==> flow/design.v <==
`timescale 1ns / 1ps
module tx(
    input           clk,rst,
    output  reg     tx,
    input           tx_ready,
    output  reg     tx_rd,
    input   [7:0]   tx_data
);
parameter   DIV_CNT   = 10'd867;
parameter   HDIV_CNT  = 10'd433;
parameter   TX_CNT    = 4'h9;
parameter   C_IDLE    = 1'b0;
parameter   C_TX      = 1'b1;    
reg         curr_state,next_state;    
reg [9:0]   div_cnt;
reg [4:0]   tx_cnt;
reg [7:0]   tx_reg;
always@(posedge clk or posedge rst)
begin
    if(rst)
        curr_state  <= C_IDLE;
    else
        curr_state  <= next_state;
end    
always@(*)
begin
    case(curr_state)
        C_IDLE:
            if(tx_ready==1'b1)
                next_state  = C_TX;
            else
                next_state  = C_IDLE;
        C_TX:
            if((div_cnt==DIV_CNT)&&(tx_cnt>=TX_CNT))
                next_state  = C_IDLE;
            else
                next_state  = C_TX;
    endcase
end
always@(posedge clk or posedge rst)
begin
    if(rst)
        div_cnt <= 10'h0;
    else if(curr_state==C_TX)
    begin
        if(div_cnt>=DIV_CNT)
            div_cnt <= 10'h0;
        else
            div_cnt <= div_cnt + 10'h1;
    end
    else
        div_cnt <= 10'h0;
end
always@(posedge clk or posedge rst)
begin
    if(rst)
        tx_cnt  <= 4'h0;
    else if(curr_state==C_TX)
    begin
        if(div_cnt==DIV_CNT)
            tx_cnt <= tx_cnt + 1'b1;
    end
    else
        tx_cnt <= 4'h0;
end
always@(posedge clk or posedge rst)
begin
    if(rst)
        tx_rd   <= 1'b0;
    else if((curr_state==C_IDLE)&&(tx_ready==1'b1))
        tx_rd   <= 1'b1;
    else
        tx_rd   <= 1'b0;
end
always@(posedge clk or posedge rst)
begin
    if(rst)
        tx_reg  <= 8'b0;
    else if((curr_state==C_IDLE)&&(tx_ready==1'b1))
        tx_reg  <= tx_data;
end
always@(posedge clk or posedge rst)
begin
    if(rst)
        tx  <= 1'b1;
    else if(curr_state==C_IDLE)
        tx  <= 1'b1;
    else if(div_cnt==10'h0)
    begin
        case(tx_cnt)
            4'h0:   tx  <= 1'b0;
            4'h1:   tx  <= tx_reg[0];
            4'h2:   tx  <= tx_reg[1];
            4'h3:   tx  <= tx_reg[2];
            4'h4:   tx  <= tx_reg[3];
            4'h5:   tx  <= tx_reg[4];
            4'h6:   tx  <= tx_reg[5];
            4'h7:   tx  <= tx_reg[6];
            4'h8:   tx  <= tx_reg[7];
            4'h9:   tx  <= 1'b1;
        endcase
    end
end
endmodule
# [Step by step through the tools: tx]
# Tool output for the design above, in the order of the flow.
# Lines are those of the file above, counted from 1.
# Cell names lack the library's common part.
# The mark n/a stands for no value.
[setup] top_module="tx" clock_port="clk" cell_library="sky130hd" pvt_corner="tt_025C_1v80"

# [Word-level counts]
# Source: Yosys, flattened and elaborated, memories not mapped. Widths are those after wreduce. Registers that Yosys merges into a memory's read port (data or address) are not register bits. Print and check cells do not count. Equal cells are merged and count once.
[op_classes] n_eq=13 compare=2 n_addsub=2 reduce_and_logical=5 logic=1 n_mux=11
[op_table] op="5-bit by 3-bit equality test with 1-bit output (second input constant)" n=4
[op_table] op="10-bit 2-to-1 mux" n=2
[op_table] op="11-bit by 1-bit != test with 1-bit output (second input constant)" n=1
[op_table] op="10-bit by 1-bit adder with 10-bit output (second input constant)" n=1
[op_table] op="10-bit greater-or-equal comparator (second input constant)" n=1
[op_table] op="10-bit equality test (second input constant)" n=1
[op_table] op="10-bit logical NOT" n=1
[op_table] op="5-bit by 2-bit equality test with 1-bit output (second input constant)" n=2
[op_table] op="5-bit by 4-bit equality test with 1-bit output (second input constant)" n=2
[op_table] op="1-bit case mux with 10-bit select" n=1
[op_table] op="5-bit 2-to-1 mux" n=2
[op_table] op="5-bit by 1-bit adder with 5-bit output (second input constant)" n=1
[op_table] op="5-bit by 1-bit equality test with 1-bit output (second input constant)" n=1
[op_table] op="5-bit by 4-bit greater-or-equal comparator with 1-bit output (second input constant)" n=1
[op_table] op="5-bit logical NOT" n=1
[op_table] op="1-bit 2-to-1 mux" n=5
[op_table] op="2-bit by 1-bit != test with 1-bit output (second input constant)" n=2
[op_table] op="1-bit logical AND" n=2
[op_table] op="2-bit AND reduction" n=1
[op_table] op="1-bit case mux with 2-bit select" n=1
[op_table] op="1-bit inverter" n=1
[word_totals] elab_cells=40 regBits=26 in_bits=11

# [Depth]
# Yosys ltp: most cells in a row. Word level: on the elaborated netlist, between registers, memories and ports. Mapped: between sequential cells and ports; inverters and the memories' decode and read muxes count.
[depth] word_depth=4 ABC_AREA=0 ltp_mapped=6 depth_no_buf=6

# [Synthesis result]
# The flow's flattened synthesis, as Yosys stat reports it; memories are mapped. The netlist is that of the ABC_AREA named above (0 if unset); the other value can give another one.
# Totals and module areas in this step are rounded.
[mapped] synth_area_um2=1330 ffs=26 seqArea_um2=652 mapped_cells=123
[types] cell_type="dfrtp_1" n=25 type_area_um2=625.6
[types] cell_type="mux2_2" n=8 type_area_um2=90.086
[types] cell_type="ha_1" n=6 type_area_um2=75.072
[types] cell_type="xnor2_1" n=8 type_area_um2=70.067
[types] cell_type="nor2_1" n=12 type_area_um2=45.043
[types] cell_type="nand2_1" n=8 type_area_um2=30.029
[types] cell_type="o21ba_2" n=3 type_area_um2=30.029
[types] cell_type="dfstp_2" n=1 type_area_um2=26.275
[types] cell_type="nand3_1" n=5 type_area_um2=25.024
[types] cell_type="inv_1" n=6 type_area_um2=22.522
[types] cell_type="nor4_4" n=1 type_area_um2=21.27
[types] cell_type="and2_1" n=3 type_area_um2=18.768
[types] cell_type="xor2_1" n=2 type_area_um2=17.517
[types] cell_type="nor3_1" n=3 type_area_um2=15.014
[types] cell_type="o21ai_0" n=3 type_area_um2=15.014
[types] cell_type="or4_1" n=2 type_area_um2=15.014
[types] cell_type="a31oi_1" n=2 type_area_um2=12.512
[types] cell_type="and3_1" n=2 type_area_um2=12.512
# Not listed: further types 19, cells in them 23.

# [Timing after synthesis]
# Source: OpenSTA report_checks on the synthesized netlist (no wires, ideal clock, input and output delay 20% of the period each), path of least setup slack; recovery checks are left aside. Register names are those of the netlist, which keeps one name where synthesis merged equal registers.
[synth_path] path_kind="flip-flop to flip-flop" startpoint="register div_cnt[0]" endpoint="register div_cnt[9]" path_buffers=1 setup_slack_ns=0.691 setup_time_ns=0.063 required_ns=2.447 t_first_pin_ns=0.000 arrival_ns=1.756 driving_pins=7 path_delay_ns=1.819 tclk_ns=2.51 period_less_setup_slack_ns=1.819
# "path_delay_ns" is the arrival time less input delay plus setup time.
# "driving_pins": output pins that drive a net of the path, with the launching flip-flop's if there is one; two outputs of one cell count as two.
# "period_less_setup_slack_ns" is the clock period less the worst setup slack; recovery checks do not enter. This is arithmetic on one report: input and output delays are still those of the set period (20% each).
# Between the ends stands the longest chain of elaborated cells between them, by number of cells; it is not shown to be the way that was timed. Of several equally long chains one is given.
# Each line given opens the expression or statement behind the cell; cells for indexed reads and writes are added by Yosys, which also makes memories of some case tables.
# At most two assigning lines are given for a register; there are more.
[synth_between] cell_sequence="dfrtp_1 -> ha_1 -> clkbuf_2 -> or4_1 -> a31oi_1 -> o21ai_2 -> o21ba_2" elab_chain_cells=3
[synth_lines] item="start: declaration" line_no=15 text="reg [9:0]   div_cnt;"
[synth_lines] item="start: assignment" line_no=43 text="div_cnt <= 10'h0;"
[synth_lines] item="start: assignment" line_no=49 text="div_cnt <= div_cnt + 10'h1;"
[synth_lines] item="10-bit by 1-bit adder with 10-bit output" line_no=49
[synth_lines] item="10-bit 2-to-1 mux" line_no=46 text="if(div_cnt>=DIV_CNT)"
[synth_lines] item="10-bit 2-to-1 mux" line_no=44 text="else if(curr_state==C_TX)"
[synth_lines] item="end: assignment" line_no=43
[synth_lines] item="end: assignment" line_no=49
[synth_lines] item="end: declaration" line_no=15

# [Worst path after layout]
# Path of least setup slack in the final report of flow run A (OpenROAD, finished layout, wires in). Where an end is a register, its clock arrival counts in the times.
[layout_path] path_kind="flip-flop to flip-flop" startpoint="register tx_cnt[1]" endpoint="register tx" required_ns=1.94 t_first_pin_ns=0.28 arrival_ns=1.88 driving_pins=7 setup_time_ns=0.07 setup_slack_ns=0.06 path_buffers=0 tclk_ns=1.73
# Between the ends stands the longest chain of elaborated cells between them, by number of cells; it is not shown to be the way that was timed. Of several equally long chains one is given.
# At most two assigning lines are given for a register; there are more.
[layout_between] cell_sequence="dfrtp_2 -> inv_2 -> ha_4 -> a222oi_1 -> nand3_1 -> a2111oi_2 -> o21ai_1" elab_chain_cells=4
[layout_lines] item="start: declaration" line_no=16 text="reg [4:0]   tx_cnt;"
[layout_lines] item="start: assignment" line_no=57 text="tx_cnt  <= 4'h0;"
[layout_lines] item="start: assignment" line_no=61 text="tx_cnt <= tx_cnt + 1'b1;"
[layout_lines] item="5-bit by 4-bit equality test with 1-bit output" line_no=90 text="case(tx_cnt)"
[layout_lines] item="1-bit case mux with 10-bit select" line_no=90
[layout_lines] item="1-bit 2-to-1 mux" line_no=88 text="else if(div_cnt==10'h0)"
[layout_lines] item="1-bit 2-to-1 mux" line_no=86 text="else if(curr_state==C_IDLE)"
[layout_lines] item="end: assignment" line_no=92 text="4'h1:   tx  <= tx_reg[0];"
[layout_lines] item="end: assignment" line_no=93 text="4'h2:   tx  <= tx_reg[1];"
[layout_lines] item="end: declaration" line_no=4 text="output  reg     tx,"

Wiki page: tx / flow data

Settings and measured results of 2 stored flow runs for module tx (sky130hd), not sorted in any way. The constraints put input and output delay at 20% of the set period each and load the outputs with 0.01 pF.
"timing.achieved_period_ns": clock period set for the run, less the worst setup slack. It is reckoned from that one timing run; input and output delays stay at 20% of the period that was set.
"worst_path_allowed_less_slack_ns": the worst setup path's part of the clock period (all of it between registers, 20% less for each end at a port) less its slack. A launch clock that arrives late makes it longer, a capture clock that arrives late makes it shorter.
Results are given in rounded form.

[flow] flow run A: files
==> flow/run.sh <==
#!/bin/bash
# the make line also repeats the synthesis and layout settings of config.mk as NAME=value (left out here)
make -C /OpenROAD-flow-scripts/flow DESIGN_CONFIG=/design/flow/config.mk WORK_HOME=/design/flow/orfs CLKGATE_MAP_FILE= finish
==> flow/config.mk <==
export PLATFORM = sky130hd
export DESIGN_NAME = tx
export DESIGN_NICKNAME = tx
export VERILOG_FILES = /design/flow/design.v
export SDC_FILE = /design/flow/constraint.sdc
export NUM_CORES = 4
export LEC_CHECK = 0
export CAP_MARGIN = 40
export CORE_MARGIN = 4
export CORE_UTILIZATION = 29
export PLACE_DENSITY_LB_ADDON = 0.1
export SETUP_SLACK_MARGIN = 0.39
export SLEW_MARGIN = 20
==> flow/constraint.sdc <==
create_clock -name core_clock -period 1.73 [get_ports {clk}]
set_input_delay 0.3460 -clock core_clock [delete_from_list [all_inputs] [get_ports {clk}]]
set_output_delay 0.3460 -clock core_clock [all_outputs]
set_load 0.01 [all_outputs]

[flow] flow run A: metrics
[metrics] worst_path_allowed_less_slack_ns = 1.67
[metrics] worstPathKind = flip-flop to flip-flop
[metrics] worstSetupSlack_ns = 0.061
[metrics] finish.utilization_frac = 0.412
[metrics] die_um2 = 5740
[metrics] yosys.chip_area_um2 = 1330
[metrics] timing.achieved_period_ns = 1.669

[flow] flow run B: files
==> flow/run.sh <==
#!/bin/bash
# the make line also repeats the synthesis and layout settings of config.mk as NAME=value (left out here)
make -C /OpenROAD-flow-scripts/flow DESIGN_CONFIG=/design/flow/config.mk WORK_HOME=/design/flow/orfs CLKGATE_MAP_FILE= finish
==> flow/config.mk <==
export PLATFORM = sky130hd
export DESIGN_NAME = tx
export DESIGN_NICKNAME = tx
export VERILOG_FILES = /design/flow/design.v
export SDC_FILE = /design/flow/constraint.sdc
export NUM_CORES = 4
export LEC_CHECK = 0
export ABC_AREA = 1
export CAP_MARGIN = 10
export CORE_ASPECT_RATIO = 1.61
export CORE_MARGIN = 4
export CORE_UTILIZATION = 19
export CTS_CLUSTER_SIZE = 57
export SLEW_MARGIN = 20
==> flow/constraint.sdc <==
create_clock -name core_clock -period 1.39 [get_ports {clk}]
set_input_delay 0.2780 -clock core_clock [delete_from_list [all_inputs] [get_ports {clk}]]
set_output_delay 0.2780 -clock core_clock [all_outputs]
set_load 0.01 [all_outputs]

[flow] flow run B: metrics
[metrics] worst_path_allowed_less_slack_ns = 1.45
[metrics] worstPathKind = flip-flop to flip-flop
[metrics] worstSetupSlack_ns = -0.057
[metrics] finish.utilization_frac = 0.272
[metrics] die_um2 = 9410
[metrics] yosys.chip_area_um2 = 1500
[metrics] timing.achieved_period_ns = 1.447
